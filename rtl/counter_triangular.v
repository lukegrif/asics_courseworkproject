==> flow/design.v <==
`timescale 1ns/1ps
module counter_triangular
#(
    parameter           COUNTER_NOB=11,
    parameter           PRESCALER=30,
    parameter           THRESHOLD_LOW=50,
    parameter           THRESHOLD_HIGH=60,
    parameter           COUNTER_INIT=55,
    parameter           COUNTER_INIT_DIR_UP=1
)
(
    input wire          clk,                 
    input wire          reset,               
    input               in,                  
    output reg [COUNTER_NOB-1:0] counter
);
reg in_s;
wire in_edge;
reg [$clog2(PRESCALER)-1:0] prescaler;
wire        prescaler_zero;
reg         counter_dir;
wire        counter_max;
wire        counter_min;
wire        counter_zero;
always @ (posedge clk) begin
    if (reset) begin
        in_s<=0;
    end else begin
        in_s<=in;
    end
end
assign in_edge=(in==1'b1)&&(in_s==1'b0);
always @ (posedge clk) begin
    if (reset) begin
        prescaler<=PRESCALER-1;
    end else begin
        if ( in_edge ) begin
            if ( prescaler_zero ) begin
                prescaler<=PRESCALER-1;
            end else begin
                prescaler<=prescaler-1;
            end
        end
    end
end
assign prescaler_zero=(prescaler==0);
always @ (posedge clk) begin
    if (reset) begin
        counter<=COUNTER_INIT; counter_dir<=COUNTER_INIT_DIR_UP;
    end else begin
        if ( prescaler_zero && in_edge) begin
            if ( counter_dir ) begin
                if ( counter_max ) begin
                    counter_dir<=0; counter<=counter-1;
                end else begin
                    counter<=counter+1;
                end
            end else begin
                if ( counter_min ) begin
                    counter_dir<=1; counter<=counter+1;
                end else begin
                    counter<=counter-1;
                end
            end
        end
    end
end
assign counter_max=(counter==THRESHOLD_HIGH);
assign counter_min=(counter==THRESHOLD_LOW);
endmodule
[From RTL to reports: counter_triangular]
The steps from the RTL of counter_triangular to its reports follow in flow order.
Lines are those of the file above, counted from 1.
Library cell names are shortened.
The mark n/a stands for no value.
Design
  top: counter_triangular
  clock port: clk
  library: sky130hd
  library corner: tt_025C_1v80

[Word level]
Yosys after proc, flatten, opt, wreduce and memory -nomap, before mapping. Enables and synchronous resets that opt folds into registers are not counted as muxes. Memory bits, and registers merged into a memory's read port (data or address), are not among the register bits. Print and check cells are not counted. Equal cells are merged and count once.
Storage and ports
  word-level cells: 20
  output and inout port bits: 11
  flip-flop bits (word level): 18
Cells by class
  $add $sub $neg: 3
  eq/ne operators: 2
  reduce/logical cells: 3
  bitwise logic cells: 1
  muxes and demuxes: 7
Operator list (count)
  11-bit 2-to-1 mux: 3
  11-bit by 6-bit == test with 1-bit output (second input constant): 2
  11-bit by 1-bit adder with 11-bit output (second input constant): 1
  11-bit by 1-bit subtractor with 11-bit output (second input constant): 1
  5-bit by 1-bit subtractor with 5-bit output (second input constant): 1
  5-bit zero test: 1
  5-bit 2-to-1 mux: 1
  1-bit 2-to-1 mux: 3
  1-bit logical AND: 2
  1-bit inverter: 1

[Logic depth]
Longest topological path by Yosys (ltp), each cell counted once; first at word level (registers and memories cut), then after technology mapping (sequential cells cut; the memories' decode and read muxes count).
Logic depth
  depth in word-level cells: 3
  ABC_AREA: 0
  depth in mapped cells: 8
  depth with buffers taken out: 7

[Mapped cells and area]
Yosys stat after the flow's synthesis: flattened, memories mapped to cells. It holds for the ABC_AREA given above (unset counts as 0); a run with the other value may have another netlist.
Mapped netlist
  mapped flip-flops: 18
  mapped cells: 136
  chip area (Yosys): 1141.1 um2
  buffer cells: 3
Cell types
  dfxtp_1: count 18, total area 360.346 um2
  ha_1: count 4, total area 50.048 um2
  nor3_1: count 10, total area 50.048 um2
  nand2_1: count 13, total area 48.797 um2
  nor2_1: count 13, total area 48.797 um2
  nand3_1: count 9, total area 45.043 um2
  nor4_1: count 7, total area 43.792 um2
  nor3b_4: count 2, total area 37.536 um2
  xnor2_1: count 4, total area 35.034 um2
  nand4_1: count 4, total area 25.024 um2
  nor2b_1: count 4, total area 25.024 um2
  inv_1: count 6, total area 22.522 um2
  o21a_1: count 3, total area 22.522 um2
  nor4_4: count 1, total area 21.27 um2
  and4_1: count 2, total area 17.517 um2
  o32ai_1: count 2, total area 17.517 um2
  xor2_1: count 2, total area 17.517 um2
  a41oi_2: count 1, total area 16.266 um2
Not listed: further types 25, cells in them 31.

[Path before layout]
OpenSTA on the mapped netlist: ideal clock, no wires. The path of least setup slack (recovery checks aside). Input and output delay are each 20% of the period. Register names are those of the netlist, which keeps one name where synthesis merged equal registers.
Timing after synthesis
  path kind: input -> register
  from: input in
  to: register counter[9]
  setup slack: 1.724 ns
  delay of the path: 1.436 ns
  required time: 3.830 ns
  period: 3.95 ns
  stages: 5
  time at the first pin: 0.790 ns
  data arrival time: 2.106 ns
  period reached after synthesis: 2.226 ns
"delay of the path" is the arrival time less input delay plus setup time.
"stages": output pins that drive a net of the path, with the launching flip-flop's if there is one; two outputs of one cell count as two.
"period reached after synthesis" is the clock period less the worst setup slack; recovery checks do not enter. This is arithmetic on one report: input and output delays are still those of the set period (20% each).
Between the ends stands the longest chain of elaborated cells between them, by number of cells; it is not shown to be the way that was timed. Of several equally long chains one is given.
Each line given opens the expression or statement behind the cell; cells for indexed reads and writes are added by Yosys, which also makes memories of some case tables.
At most two assigning lines are given for a register; there are more.
On the way, after synthesis
  path through: nor3b_4 -> nand2_4 -> or4_4 -> a221o_1 -> o31a_1
  length of the longest elaborated chain: 2
RTL lines, path after synthesis
  from (decl): RTL line 14  | input               in,
  1-bit logical AND: RTL line 32  | assign in_edge=(in==1'b1)&&(in_s==1'b0);
  1-bit logical AND: RTL line 51  | if ( prescaler_zero && in_edge) begin
  to (assign): RTL line 56  | counter<=counter+1;
  to (assign): RTL line 62  | counter<=counter-1;
  to (decl): RTL line 15  | output reg [COUNTER_NOB-1:0] counter

[Timing after layout]
From the final timing report of job 2: the path of least setup slack in the routed layout; clock arrival at registers is part of the times.
Timing post-layout
  path kind: input -> register
  from: input in
  to: register counter[10]
  setup slack: 0.30 ns
  stages: 7
  required time: 2.70 ns
  time at the first pin: 0.50 ns
  period: 2.49 ns
  data arrival time: 2.39 ns
Between the ends stands the longest chain of elaborated cells between them, by number of cells; it is not shown to be the way that was timed. Of several equally long chains one is given.
At most two assigning lines are given for a register; there are more.
On the way, post-layout
  path through: clkdlybuf4s50_1 -> nor3b_4 -> buf_4 -> nand3_1 -> nor4_1 -> o221a_2 -> nor2_1
  length of the longest elaborated chain: 2
RTL lines, path post-layout
  from (decl): RTL line 14  | input               in,
  1-bit logical AND: RTL line 32  | assign in_edge=(in==1'b1)&&(in_s==1'b0);
  1-bit logical AND: RTL line 51  | if ( prescaler_zero && in_edge) begin
  to (assign): RTL line 56  | counter<=counter+1;
  to (assign): RTL line 62  | counter<=counter-1;
  to (decl): RTL line 15  | output reg [COUNTER_NOB-1:0] counter

Wiki page: counter_triangular / flow data

Settings and measured results of 2 stored flow runs for module counter_triangular (sky130hd), not sorted in any way. The constraints put input and output delay at 20% of the set period each and load the outputs with 0.01 pF.
By "achieved clock period (ns)" is meant the clock period of the run minus its worst setup slack. This is arithmetic on one report: input and output delays are still those of the set period (20% each).
"worst setup path time (ns)" = time allowed to the worst setup path (clock period - input delay - output delay, where it has them) - its slack; a late launch clock adds to it, a late capture clock takes from it.
By "finish__power__total" is meant OpenSTA's value without simulated activity: inputs other than the clock are taken to toggle once in ten clock periods, and the tool carries that through the logic.

settings of job 1
{
  "period_ns": 1.5,
  "CORE_UTILIZATION": 68,
  "SETUP_SLACK_MARGIN": 0.2,
  "PLACE_DENSITY_LB_ADDON": 0.23,
  "CORE_ASPECT_RATIO": 1.64,
  "ABC_AREA": 1,
  "CTS_CLUSTER_DIAMETER": 37,
  "MIN_ROUTING_LAYER": "met2",
  "CAP_MARGIN": 20,
  "CORE_MARGIN": 2,
  "SLEW_MARGIN": 20
}
report of job 1: did not finish, cts, DPL-0038

settings of job 2
{
  "period_ns": 2.49,
  "CAP_MARGIN": 20,
  "CORE_MARGIN": 2,
  "CORE_UTILIZATION": 40,
  "SLEW_MARGIN": 20
}
report of job 2
yosys chip area after synthesis (um^2): 1141.1
finish__design__die__area: 3295.9
finish__design__instance__utilization: 0.4984
finish__timing__setup__ws: 0.302
finish__timing__hold__ws: 0.498
finish__power__total: 5.207e-04
achieved clock period (ns): 2.188
worst setup path time (ns): 1.69
worst setup path kind: input -> register
